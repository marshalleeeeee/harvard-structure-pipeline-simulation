==> flow/design.v <==
`timescale 1ns / 1ps
module InstructionMem(
		input rst,
		input [31:0] instruction_address,
		output [31:0] instruction
    );
	 reg [31:0] instruction_mem[63:0];
	 always @(negedge rst)
	 begin
		 instruction_mem[0]  = 32'b10001100000000010000000000000001; 
		 instruction_mem[1]  = 32'b10001100000000100000000000000010; 
		 instruction_mem[2]  = 32'b10001100000000110000000000000011; 
		 instruction_mem[3]  = 32'b10001100000001000000000000000100; 
		 instruction_mem[4]  = 32'b10001100000001010000000000000101; 
		 instruction_mem[5]  = 32'b10001100000001100000000000000110; 
		 instruction_mem[6]  = 32'b00000000001000100011100000100000; 
		 instruction_mem[7]  = 32'b00000000001000100100000000100010; 
		 instruction_mem[8]  = 32'b00000000011001000100100000100100; 
		 instruction_mem[9]  = 32'b00000000011001000101000000100101; 
		 instruction_mem[10] = 32'b00000000101001100101100000100111; 
		 instruction_mem[11] = 32'b00000000101001100110000000101010; 
		 instruction_mem[12] = 32'b00010000011001110000000000000110; 
		 instruction_mem[13] = 32'b00000000001000100110100000100000; 
		 instruction_mem[14] = 32'b00000000001000100111000000100010; 
		 instruction_mem[15] = 32'b00000000011001000111100000100100; 
		 instruction_mem[16] = 32'b00000000011001001000000000100101; 
		 instruction_mem[17] = 32'b10101100000010000000000000010000; 
		 instruction_mem[18] = 32'b10101100000010010000000000010001; 
		 instruction_mem[19] = 32'b10101100000010100000000000010010; 
		 instruction_mem[20] = 32'b10101100000010110000000000010011; 
		 instruction_mem[21] = 32'b10101100000011000000000000010100; 
	 end
	 assign instruction = instruction_mem[instruction_address >> 2];
endmodule
# From RTL to reports: InstructionMem
# The steps from the RTL of InstructionMem to its reports follow in flow order.
# Line numbers count from 1 in the design file above.
# Operators carry their Yosys type and port widths (W data, S select, Z words).
# Library cell names are shortened.
# The mark n/a stands for no value.
# setup
top_module	InstructionMem
clock	rst
lib	sky130hd
lib_corner	tt_025C_1v80

# After elaboration
# Source: Yosys, flattened and elaborated. Widths are those after wreduce; folded enables and synchronous resets count as part of the registers. Registers that Yosys merges into a memory's read port (data or address) are not register bits. Print and check cells do not count. Equal cells are merged and count once.
# word_totals
output_inout_bits	32
reg_bits	0
wordCells	65
inputBits	33
# op_classes
equal	63
n_reduce_logical	1
muxes	1
# ops
op	count
$pmux W32 S64	1
$eq A6 B6 Y1 const B	32
$eq A6 B5 Y1 const B	16
$eq A6 B4 Y1 const B	8
$eq A6 B3 Y1 const B	4
$eq A6 B2 Y1 const B	2
$eq A6 B1 Y1 const B	1
$logic_not A6 Y1	1

# Logic depth
# Yosys ltp: most cells in a row. Word level: on the elaborated netlist, between registers, memories and ports. Mapped: between sequential cells and ports; inverters and the memories' decode and read muxes count.
# logic_depth
depth_word	2
abc_area	0
depth_mapped	6
mapped_depth_nobuf	4

# Netlist
# Yosys stat after the flow's synthesis: flattened, memories mapped to cells. It holds for the ABC_AREA given above (unset counts as 0); a run with the other value may have another netlist.
# by_type
cell_type	count	type_area_um2
buf_4	14	105.101
nor2_1	15	56.304
a21oi_1	11	55.053
buf_6	4	45.043
nand2_1	9	33.782
nand2b_1	5	31.28
buf_2	6	30.029
nor3_1	6	30.029
a2111oi_4	1	27.526
o211ai_1	3	22.522
a211oi_1	2	15.014
a22oi_1	2	15.014
and2b_1	2	15.014
nor2b_1	2	12.512
nor3b_2	1	12.512
or2_1	2	12.512
inv_1	3	11.261
a311o_1	1	10.01
# Not listed: further types 20, cells in them 24.
# mapped
flip_flops	0
cells	113
sequential_area_um2	0.0
area_um2	695.7
buffers	26

# Timing after synthesis
# OpenSTA on the mapped netlist: ideal clock, no wires. The path of least setup slack (recovery checks aside). Input and output delay are each 20% of the period. Register names are those of the netlist, which keeps one name where synthesis merged equal registers.
# synth_timing
path_kind	input port to output port
startpoint	input port instruction_address[2]
endpoint	output port instruction[19]
path_buffers	3
output_delay_ps	446
required_ps	1784
t_arrival_ps	1496
input_delay_ps	446
driving_pins	5
delay_ps	1050
tclk_ps	2230
launch_ps	446
setup_slack_ps	288
period_less_setup_slack_ps	1942
# "delay_ps" is the arrival time less input delay plus setup time.
# At an output port there is no setup time.
# "driving_pins": output pins that drive a net of the path, with the launching flip-flop's if there is one; two outputs of one cell count as two.
# "period_less_setup_slack_ps" is the clock period less the worst setup slack; recovery checks do not enter. This is arithmetic on one report: input and output delays are still those of the set period (20% each).
# Between the ends stands the longest chain of elaborated cells between them, by number of cells; it is not shown to be the way that was timed. Of several equally long chains one is given.
# A line is the first line of the expression or statement that the cell stems from. Yosys adds cells for indexed reads and writes and turns some case tables into memories.
# synth_between
cell_sequence	buf_6 clkbuf_1 nor3_1 nor3_1 buf_4
elab_chain_cells	2
cone_cells	65
cone_lines	1
classes_between	eq/ne (63); mux (1); reduce/logical (1)
# synth_rtl
item	line	text
start, declared	4	input [31:0] instruction_address,
$eq A6 B6 Y1	33	assign instruction = instruction_mem[instruction_address >> 2];
$pmux W32 S64	33
end, declared	5	output [31:0] instruction
# Nets of the timed path that keep an RTL name, with a line that drives or declares them; the list need not be complete.
# synth_nets
net	line
instruction[4]	33

# Worst path after layout
# From the final timing report of entry A: the path of least setup slack in the routed layout; clock arrival at registers is part of the times.
# The path's times are printed in steps of 10 ps; the period is the one set.
# layout_timing
path_kind	input port to output port
startpoint	input port instruction_address[4]
endpoint	output port instruction[2]
tclk_ps	2110
driving_pins	7
output_delay_ps	420
required_ps	1690
setup_slack_ps	10
path_buffers	3
input_delay_ps	420
launch_ps	420
t_arrival_ps	1680
# Between the ends stands the longest chain of elaborated cells between them, by number of cells; it is not shown to be the way that was timed. Of several equally long chains one is given.
# layout_between
cell_sequence	buf_2 buf_4 nor3b_2 a21oi_2 or4_1 o211ai_1 buf_2
elab_chain_cells	2
cone_cells	65
cone_lines	1
classes_between	eq/ne (63); mux (1); reduce/logical (1)
# layout_rtl
item	line	text
start, declared	4	input [31:0] instruction_address,
$eq A6 B6 Y1	33	assign instruction = instruction_mem[instruction_address >> 2];
$pmux W32 S64	33
end, declared	5	output [31:0] instruction

# 2 stored runs of InstructionMem in the flow (synthesis by Yosys, layout by OpenROAD, sky130hd cells), in arbitrary order. Constraints: input delay and output delay 20% of the set period each, output load 0.01 pF.
# "achievedPeriod_ps" = clock period - worst setup slack. The figure is calculated, with input and output delays left at 20% of the set period.
# By "critical_path_time_ps" is meant the share of the clock period that the worst setup path is allowed (20% is reserved at inputs, 20% at outputs), minus its slack. Clock arrival times at its registers enter into it.
# "critical_path_time_ps" is given in steps of 10 ps.
# A setting shown as n/a is not set for that run.
# A result given as n/a is not shown for that run.
name,entry A,entry B
period_ns,2.11,1.46
CORE_UTILIZATION,45,55
PLACE_DENSITY_LB_ADDON,0.02,0.16
CORE_ASPECT_RATIO,0.69,n/a
TNS_END_PERCENT,20,45
ABC_AREA,0,n/a
CTS_CLUSTER_SIZE,30,81
MIN_ROUTING_LAYER,met1,n/a
CAP_MARGIN,20,0
CORE_MARGIN,2,10
SLEW_MARGIN,20,35
CTS_CLUSTER_DIAMETER,n/a,368
design_die_area_um2,1881.9,n/a
finalUtil_frac,0.795,n/a
hold_worst_slack_ps,1432,n/a
post_synth_area_um2,695.7,n/a
achievedPeriod_ps,2098,n/a
final_setup_ws_ps,12,n/a
critical_path_time_ps,1250,n/a
worstPathKind,input port to output port,n/a
# Entry B: unfinished; error DPL-0038 in clock tree synthesis
