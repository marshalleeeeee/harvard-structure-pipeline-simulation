==> flow/design.v <==
`timescale 1ns / 1ps
module Instruction_memory(
	 input reset,
    input [31:0] read_address,
    output [31:0] instruction
    );
		reg [31:0] instruction_mem[255:0];
		always @(negedge reset)
		begin
				instruction_mem[0]  = 32'b00001000000000000000000000000100;
				instruction_mem[1]  = 32'b00000000000000000000000000000000;
				instruction_mem[2]  = 32'b00000000000000000000000000000000;
				instruction_mem[3]  = 32'b00000000000000000000000000000000;
				instruction_mem[4]  = 32'b10001100000000010000000000000000; 
				instruction_mem[5]  = 32'b10001100000000100000000000000001; 
				instruction_mem[6]  = 32'b00000000001000100001100000100000; 
				instruction_mem[7]  = 32'b00000000001000100010000000100010; 
				instruction_mem[8]  = 32'b10101100000001000000000000100000; 
				instruction_mem[9]  = 32'b10001100000001010000000000000101; 
				instruction_mem[10] = 32'b10001100000001100000000000000110; 
				instruction_mem[11] = 32'b00000000101001100011100000100100; 
				instruction_mem[12] = 32'b00000000101001100100000000100101; 
				instruction_mem[13] = 32'b00000000101001100100100000100111; 
		end
		assign instruction = instruction_mem[read_address >> 2];
endmodule
======== From RTL to reports: Instruction_memory ========
What the tools print for Instruction_memory, step after step.
Lines are those of the file above, counted from 1.
Cell names lack the library's common part.
A cell with n/a has no value.
design
  top module .............................. Instruction_memory
  clock ................................... reset
  library ................................. sky130hd
  timing corner ........................... tt_025C_1v80

======== Word level ========
Yosys after proc, flatten, opt, wreduce and memory -nomap, before mapping. Enables and synchronous resets that opt folds into registers are not counted as muxes. Print and check cells are not counted. Equal cells are merged and count once.
cells by class
  equal/unequal tests ..................... 255
  multiplexer cells ....................... 1
  reductions and logical operators ........ 2
operators by type and width
  kind                                          count
  case mux 32 bit (select 254 bit)              1
  equality test 8 bit with constant B           128
  equality test 8 x 7 -> 1 bit with constant B  64
  equality test 8 x 6 -> 1 bit with constant B  32
  equality test 8 x 5 -> 1 bit with constant B  16
  equality test 8 x 4 -> 1 bit with constant B  8
  equality test 8 x 3 -> 1 bit with constant B  4
  equality test 8 x 2 -> 1 bit with constant B  2
  equality test 8 x 1 -> 1 bit with constant B  1
  logical NOT 8 bit                             1
  OR reduction 3 bit                            1
bit counts
  register bits after elaboration ......... 0

======== Longest topological paths ========
Yosys ltp: most cells in a row. Word level: on the elaborated netlist, between registers, memories and ports. Mapped: between sequential cells and ports; inverters and the memories' decode and read muxes count.
depth
  depth after elaboration ................. 3
  ABC_AREA ................................ 0
  depth in mapped cells ................... 4
  mapped depth without buffers ............ 3

======== After synthesis ========
The flow's flattened synthesis, as Yosys stat reports it; memories are mapped. The netlist is that of the ABC_AREA named above (0 if unset); the other value can give another one.
Totals and module areas in this step are rounded.
cells by type
  cell type  count
  buf_4      16
  a21oi_1    7
  nand2_1    8
  nor4_4     1
  buf_2      4
  o21ai_1    4
  nand2b_1   3
  and3b_1    2
  nor2_1     4
  nor3b_1    2
  a211oi_2   1
  nor2b_1    2
  nor4_2     1
  buf_6      1
  mux2_2     1
  or4_4      1
  nor3_1     2
  nor3_2     1
Not listed: further types 11, cells in them 13.
mapped netlist
  standard cells after synthesis .......... 74
  synthesis area .......................... 0.000478 mm²
  mapped flip-flops ....................... 0
  buffer cells ............................ 22

======== Path before layout ========
Path of least setup slack by OpenSTA after synthesis, without wires, with an ideal clock, recovery checks aside; 20% of the period is set as input and as output delay. Where synthesis merged equal registers, the netlist keeps one of their names.
timing path after synthesis
  path type ............................... input port to output port
  from .................................... input read_address[7]
  to ...................................... output instruction[16]
  clock period ............................ 1,540 ps
  input delay ............................. 308 ps
  output delay ............................ 308 ps
  launch time at the first pin ............ 308 ps
  arrival time ............................ 1,270 ps
  required time ........................... 1,232 ps
  path slack .............................. -38 ps
  delay of the path ....................... 962 ps
  stages on the path ...................... 3
  path buffers ............................ 1
  synthesis period reached ................ 1,578 ps
"delay of the path" is the arrival time less input delay plus setup time.
At an output port there is no setup time.
"stages on the path" counts driving pins, that of a launching flip-flop among them; a cell with two outputs on the path counts twice.
"synthesis period reached" = period - worst setup slack (recovery checks aside). The figure is calculated, with input and output delays left at 20% of the set period.
The rows between start and end are the longest chain of elaborated cells between them; the timing report does not say that the signal goes this way. Where chains are equally long, one stands for them.
Each line given opens the expression or statement behind the cell; cells for indexed reads and writes are added by Yosys, which also makes memories of some case tables.
between the ends, after synthesis
  cells stage by stage .................... or4_4 > buf_6 > nor3_1
  cells in the longest elaborated chain ... 3
RTL lines, path after synthesis
  element                           RTL line  RTL
  start: declaration                4         input [31:0] read_address,
  equality test 8 x 2 -> 1 bit      25        assign instruction = instruction_mem[read_address >> 2];
  OR reduction 3 bit                n/a
  case mux 32 bit (select 254 bit)  25
  end: declaration                  5         output [31:0] instruction

======== Worst path after layout ========
Path of least setup slack in the final report of run 1 (OpenROAD, finished layout, wires in). Where an end is a register, its clock arrival counts in the times.
The path's times are printed in steps of 10 ps; the period is the one set.
timing path after layout
  path type ............................... input port to output port
  from .................................... input read_address[7]
  to ...................................... output instruction[29]
  clock period ............................ 1,840 ps
  input delay ............................. 370 ps
  output delay ............................ 370 ps
  launch time at the first pin ............ 370 ps
  arrival time ............................ 1,520 ps
  required time ........................... 1,470 ps
  path slack .............................. -50 ps
  stages on the path ...................... 5
  path buffers ............................ 3
The rows between start and end are the longest chain of elaborated cells between them; the timing report does not say that the signal goes this way. Where chains are equally long, one stands for them.
between the ends, after layout
  cells stage by stage .................... buf_6 > or4_4 > buf_6 > nor4_4 > buf_2
  cells in the longest elaborated chain ... 3
RTL lines, path after layout
  element                           RTL line  RTL
  start: declaration                4         input [31:0] read_address,
  equality test 8 x 2 -> 1 bit      25        assign instruction = instruction_mem[read_address >> 2];
  OR reduction 3 bit                n/a
  case mux 32 bit (select 254 bit)  25
  end: declaration                  5         output [31:0] instruction

Data sheet: physical implementation of Instruction_memory

Instruction_memory through Yosys and OpenROAD on sky130hd: 2 stored runs, unordered, with their settings and measured results. The constraints put input and output delay at 20% of the set period each and load the outputs with 0.01 pF.
"period achieved" is the run's clock period less its worst setup slack. It is reckoned from that one timing run; input and output delays stay at 20% of the period that was set.
"worst setup path time" = time allowed to the worst setup path (clock period - input delay - output delay, where it has them) - its slack; a late launch clock adds to it, a late capture clock takes from it.
By "power consumption" is meant OpenSTA's value without simulated activity: inputs other than the clock are taken to toggle once in ten clock periods, and the tool carries that through the logic.
"worst setup path time" is given in steps of 10 ps.
Values from the reports are rounded here.

---- run 1 ----
settings
  period_ns = 1.84
  CAP_MARGIN = 20
  CORE_MARGIN = 2
  CORE_UTILIZATION = 40
  SLEW_MARGIN = 20
results
  area of the synthesized netlist ......... 0.000478 mm²
  utilization of the finished layout ...... 79.1 %
  period achieved ......................... 1,889 ps
  power consumption ....................... 157 uW
  worst setup slack after layout .......... -49 ps
  total negative setup slack .............. -49 ps
  die footprint ........................... 0.00149 mm²
  post-route worst hold slack ............. 1,120 ps
  standard-cell area after layout ......... 0.000878 mm²
  worst setup path time ................... 1,150 ps
  worst setup path type ................... input port to output port

---- run 2 ----
settings
  period_ns = 2.09
  CORE_UTILIZATION = 50
  SETUP_SLACK_MARGIN = -0.18
  PLACE_DENSITY_LB_ADDON = 0.14
  CORE_ASPECT_RATIO = 0.57
  CELL_PAD_IN_SITES_DETAIL_PLACEMENT = 0
  TNS_END_PERCENT = 70
  ABC_AREA = 0
  GPL_TIMING_DRIVEN = 1
  GPL_ROUTABILITY_DRIVEN = 1
  CTS_CLUSTER_DIAMETER = 372
  MIN_ROUTING_LAYER = met2
  CAP_MARGIN = 20
  CORE_MARGIN = 2
  SLEW_MARGIN = 20
results
  unfinished; error PDN-0185 in floorplanning
